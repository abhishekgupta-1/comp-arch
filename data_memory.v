==> flow/design.v <==
module data_memory(clk,Address,WriteData,MemWrite,ReadData); 
input clk, MemWrite;
input[31:0] WriteData;
output[31:0] ReadData;
input[4:0] Address;
reg[1023:0] registers;
always @ (posedge clk)
begin
if (MemWrite)
registers[Address*32 +: 32] <= WriteData;
end
assign ReadData = registers[Address*32 +: 32];
endmodule
From RTL to reports: data_memory
The steps from the RTL of data_memory to its reports follow in flow order.
Lines are those of the file above, counted from 1.
{ "inputs": {"top_module": "data_memory", "clock": "clk", "cell_library": "sky130hd", "lib_corner": "tt_025C_1v80"} }

Word level
Counts by Yosys on the flattened word-level netlist (proc, flatten, opt, wreduce; memories kept). Register bits leave out memories and registers merged into their read ports (data or address); mux counts leave out enables and synchronous resets folded into registers. Print and check cells are left out. Cells with the same type and inputs are merged into one.
{ "bits": {"ff_bits": 1024, "inputBits": 39, "output_inout_bits": 32, "elab_cells": 8} }
{ "classes": {"add_sub_neg": 1, "n_shift": 3, "bitwise": 3} }
{ "op_table": {"columns": ["op", "n"], "rows": [
  ["AND 1024 bit", 1],
  ["bitwise OR 1024 bit", 1],
  ["variable part select 1024 x 11 -> 32 bit", 1],
  ["NOT 1024 bit", 1],
  ["variable shift 32 x 33 -> 1024 bit", 1],
  ["variable shift 32 x 33 -> 1024 bit (first input constant)", 1],
  ["negation 10 -> 33 bit", 1]
]} }

Logic depth
Longest topological path by Yosys (ltp), each cell counted once; first at word level (registers and memories cut), then after technology mapping (sequential cells cut; the memories' decode and read muxes count).
{ "logic_depth": {"word_depth": 5, "abc_area": 0, "mapped_depth": 15, "mapped_depth_nobuf": 9} }

Synthesis result
Source: synth_stat.txt of the flow (Yosys; design flattened, memories mapped). It holds for the ABC_AREA given above (unset counts as 0); a run with the other value may have another netlist.
{ "types": {"columns": ["cell_type", "n", "area_total_um2"], "rows": [
  ["sky130_fd_sc_hd__edfxtp_1", 1024, 3.07E+04],
  ["sky130_fd_sc_hd__a32o_1", 447, 4.47E+03],
  ["sky130_fd_sc_hd__mux4_2", 191, 4.3E+03],
  ["sky130_fd_sc_hd__mux2_2", 209, 2.35E+03],
  ["sky130_fd_sc_hd__mux2i_1", 129, 1.29E+03],
  ["sky130_fd_sc_hd__o2bb2ai_1", 131, 1147.35],
  ["sky130_fd_sc_hd__o32ai_1", 116, 1.02E+03],
  ["sky130_fd_sc_hd__clkbuf_1", 257, 964.675],
  ["sky130_fd_sc_hd__a22oi_1", 95, 713.184],
  ["sky130_fd_sc_hd__o31ai_1", 90, 675.648],
  ["sky130_fd_sc_hd__mux2_1", 48, 540.518],
  ["sky130_fd_sc_hd__buf_2", 107, 535.514],
  ["sky130_fd_sc_hd__nor2_1", 136, 510.49],
  ["sky130_fd_sc_hd__inv_1", 122, 457.939],
  ["sky130_fd_sc_hd__nand2_1", 109, 409.142],
  ["sky130_fd_sc_hd__o21ai_0", 66, 330.317],
  ["sky130_fd_sc_hd__o221ai_1", 32, 280.269],
  ["sky130_fd_sc_hd__a211oi_1", 32, 240.23]
]} }
Other cell types: 39; their cells: 253.
{ "synth_totals": {"cells": 3594, "synth_area_um2": 52576.7, "seq_area_um2": 30749.5, "ff_cells": 1024, "n_buf": 407} }

Worst setup path after synthesis
Source: OpenSTA report_checks on the synthesized netlist (no wires, ideal clock, input and output delay 20% of the period each), path of least setup slack; recovery checks are left aside. Register names are those of the netlist, which keeps one name where synthesis merged equal registers.
{ "synth_path": {"kind": "input port to flip-flop", "start": "input Address[1]", "end": "register registers[898]", "clock_period_ns": 3.85, "in_delay_ns": 0.770, "setup_ns": 0.260, "t_first_pin_ns": 0.770, "arrival_ns": 3.605, "required_time_ns": 3.590, "setup_slack_ns": -0.015, "delay_ns": 3.095, "stages": 15, "path_buffers": 6, "period_less_setup_slack_ns": 3.865} }
"delay_ns" = arrival - input delay + setup time.
"stages": output pins that drive a net of the path, with the launching flip-flop's if there is one; two outputs of one cell count as two.
"period_less_setup_slack_ns" = period - worst setup slack (recovery checks aside). The figure is calculated, with input and output delays left at 20% of the set period.
The rows between start and end are the longest chain of elaborated cells between them; the timing report does not say that the signal goes this way. Where chains are equally long, one stands for them.
A line is the first line of the expression or statement that the cell stems from. Yosys adds cells for indexed reads and writes and turns some case tables into memories.
Lines with a computed index may be missing from the assigning lines.
{ "synth_between": {"path_cell_list": "sky130_fd_sc_hd__buf_2 -> sky130_fd_sc_hd__buf_2 -> sky130_fd_sc_hd__inv_1 -> sky130_fd_sc_hd__ha_1 -> sky130_fd_sc_hd__buf_2 -> sky130_fd_sc_hd__nand2b_1 -> sky130_fd_sc_hd__nor2_1 -> sky130_fd_sc_hd__ha_1 -> sky130_fd_sc_hd__clkbuf_1 -> sky130_fd_sc_hd__or3_1 -> sky130_fd_sc_hd__a211oi_1 -> sky130_fd_sc_hd__and3_1 -> sky130_fd_sc_hd__clkbuf_1 -> sky130_fd_sc_hd__buf_4 -> sky130_fd_sc_hd__mux2_2", "elab_chain_len": 5, "cone_cells": 6, "lines_between": 1, "classes_between": "1 x add/sub; 2 x shift; 3 x logic"} }
{ "synth_lines": {"columns": ["element", "line", "rtl"], "rows": [
  ["start: declaration", 5, "input[4:0] Address;"],
  ["negation 10 -> 33 bit", 10, "registers[Address*32 +: 32] <= WriteData;"],
  ["variable shift 32 x 33 -> 1024 bit", 10, null],
  ["NOT 1024 bit", 10, null],
  ["AND 1024 bit", 10, null],
  ["bitwise OR 1024 bit", 10, null],
  ["end: declaration", 6, "reg[1023:0] registers;"]
]} }

Worst path after layout
From the final timing report of record 2: the path of least setup slack in the routed layout; clock arrival at registers is part of the times.
{ "layout_path": {"kind": "input port to output port", "start": "input Address[0]", "end": "output ReadData[0]", "clock_period_ns": 4.53, "in_delay_ns": 0.91, "out_delay_ns": 0.91, "t_first_pin_ns": 0.91, "arrival_ns": 3.40, "required_time_ns": 3.62, "setup_slack_ns": 0.22, "stages": 7, "path_buffers": 4} }
The rows between start and end are the longest chain of elaborated cells between them; the timing report does not say that the signal goes this way. Where chains are equally long, one stands for them.
{ "layout_between": {"path_cell_list": "sky130_fd_sc_hd__buf_8 -> sky130_fd_sc_hd__buf_12 -> sky130_fd_sc_hd__mux4_2 -> sky130_fd_sc_hd__a211oi_1 -> sky130_fd_sc_hd__a22oi_2 -> sky130_fd_sc_hd__buf_4 -> sky130_fd_sc_hd__clkdlybuf4s50_1", "elab_chain_len": 1, "cone_cells": 1, "lines_between": 1, "classes_between": "1 x shift"} }
{ "layout_lines": {"columns": ["element", "line", "rtl"], "rows": [
  ["start: declaration", 5, "input[4:0] Address;"],
  ["variable part select 1024 x 11 -> 32 bit", 12, "assign ReadData = registers[Address*32 +: 32];"],
  ["end: declaration", 4, "output[31:0] ReadData;"]
]} }

Subject: data_memory on sky130hd, stored results

Hello all,

data_memory through Yosys and OpenROAD on sky130hd: 2 stored runs, unordered, with their settings and measured results. The constraints put input and output delay at 20% of the set period each and load the outputs with 0.01 pF.
By "period_less_ws_ns" is meant the clock period of the run minus its worst setup slack. This is arithmetic on one report: input and output delays are still those of the set period (20% each).
"worst_path_ns" = time allowed to the worst setup path (clock period - input delay - output delay, where it has them) - its slack; a late launch clock adds to it, a late capture clock takes from it.
"totalPower_mw" rests on the timing tool's default activity at the inputs, not on a simulated workload.
[
  {
    "run": "record 1",
    "settings": { "period_ns": 4.24, "CORE_UTILIZATION": 67, "PLACE_DENSITY_LB_ADDON": 0.03, "CELL_PAD_IN_SITES_GLOBAL_PLACEMENT": 1, "CELL_PAD_IN_SITES_DETAIL_PLACEMENT": 1, "TNS_END_PERCENT": 75, "ABC_AREA": 0, "CTS_CLUSTER_DIAMETER": 65, "CAP_MARGIN": 20, "CORE_MARGIN": 2, "SLEW_MARGIN": 20 },
    "outcome": "not finished: routing ended with error ODB-0269"
  },
  {
    "run": "record 2",
    "settings": { "period_ns": 4.53, "CORE_UTILIZATION": 36, "CAP_MARGIN": 20, "CORE_MARGIN": 2, "SLEW_MARGIN": 20 },
    "results": { "totalPower_mw": 24.124, "worstSetupSlack_ns": 0.223, "layout_utilization_pct": 41.8, "worst_path_ns": 2.50, "path_kind": "input port to output port", "die_um2": 149120.0, "yosys.chip_area_um2": 52576.7, "hold_worst_slack_ns": 0.560, "period_less_ws_ns": 4.307 }
  }
]

Thanks
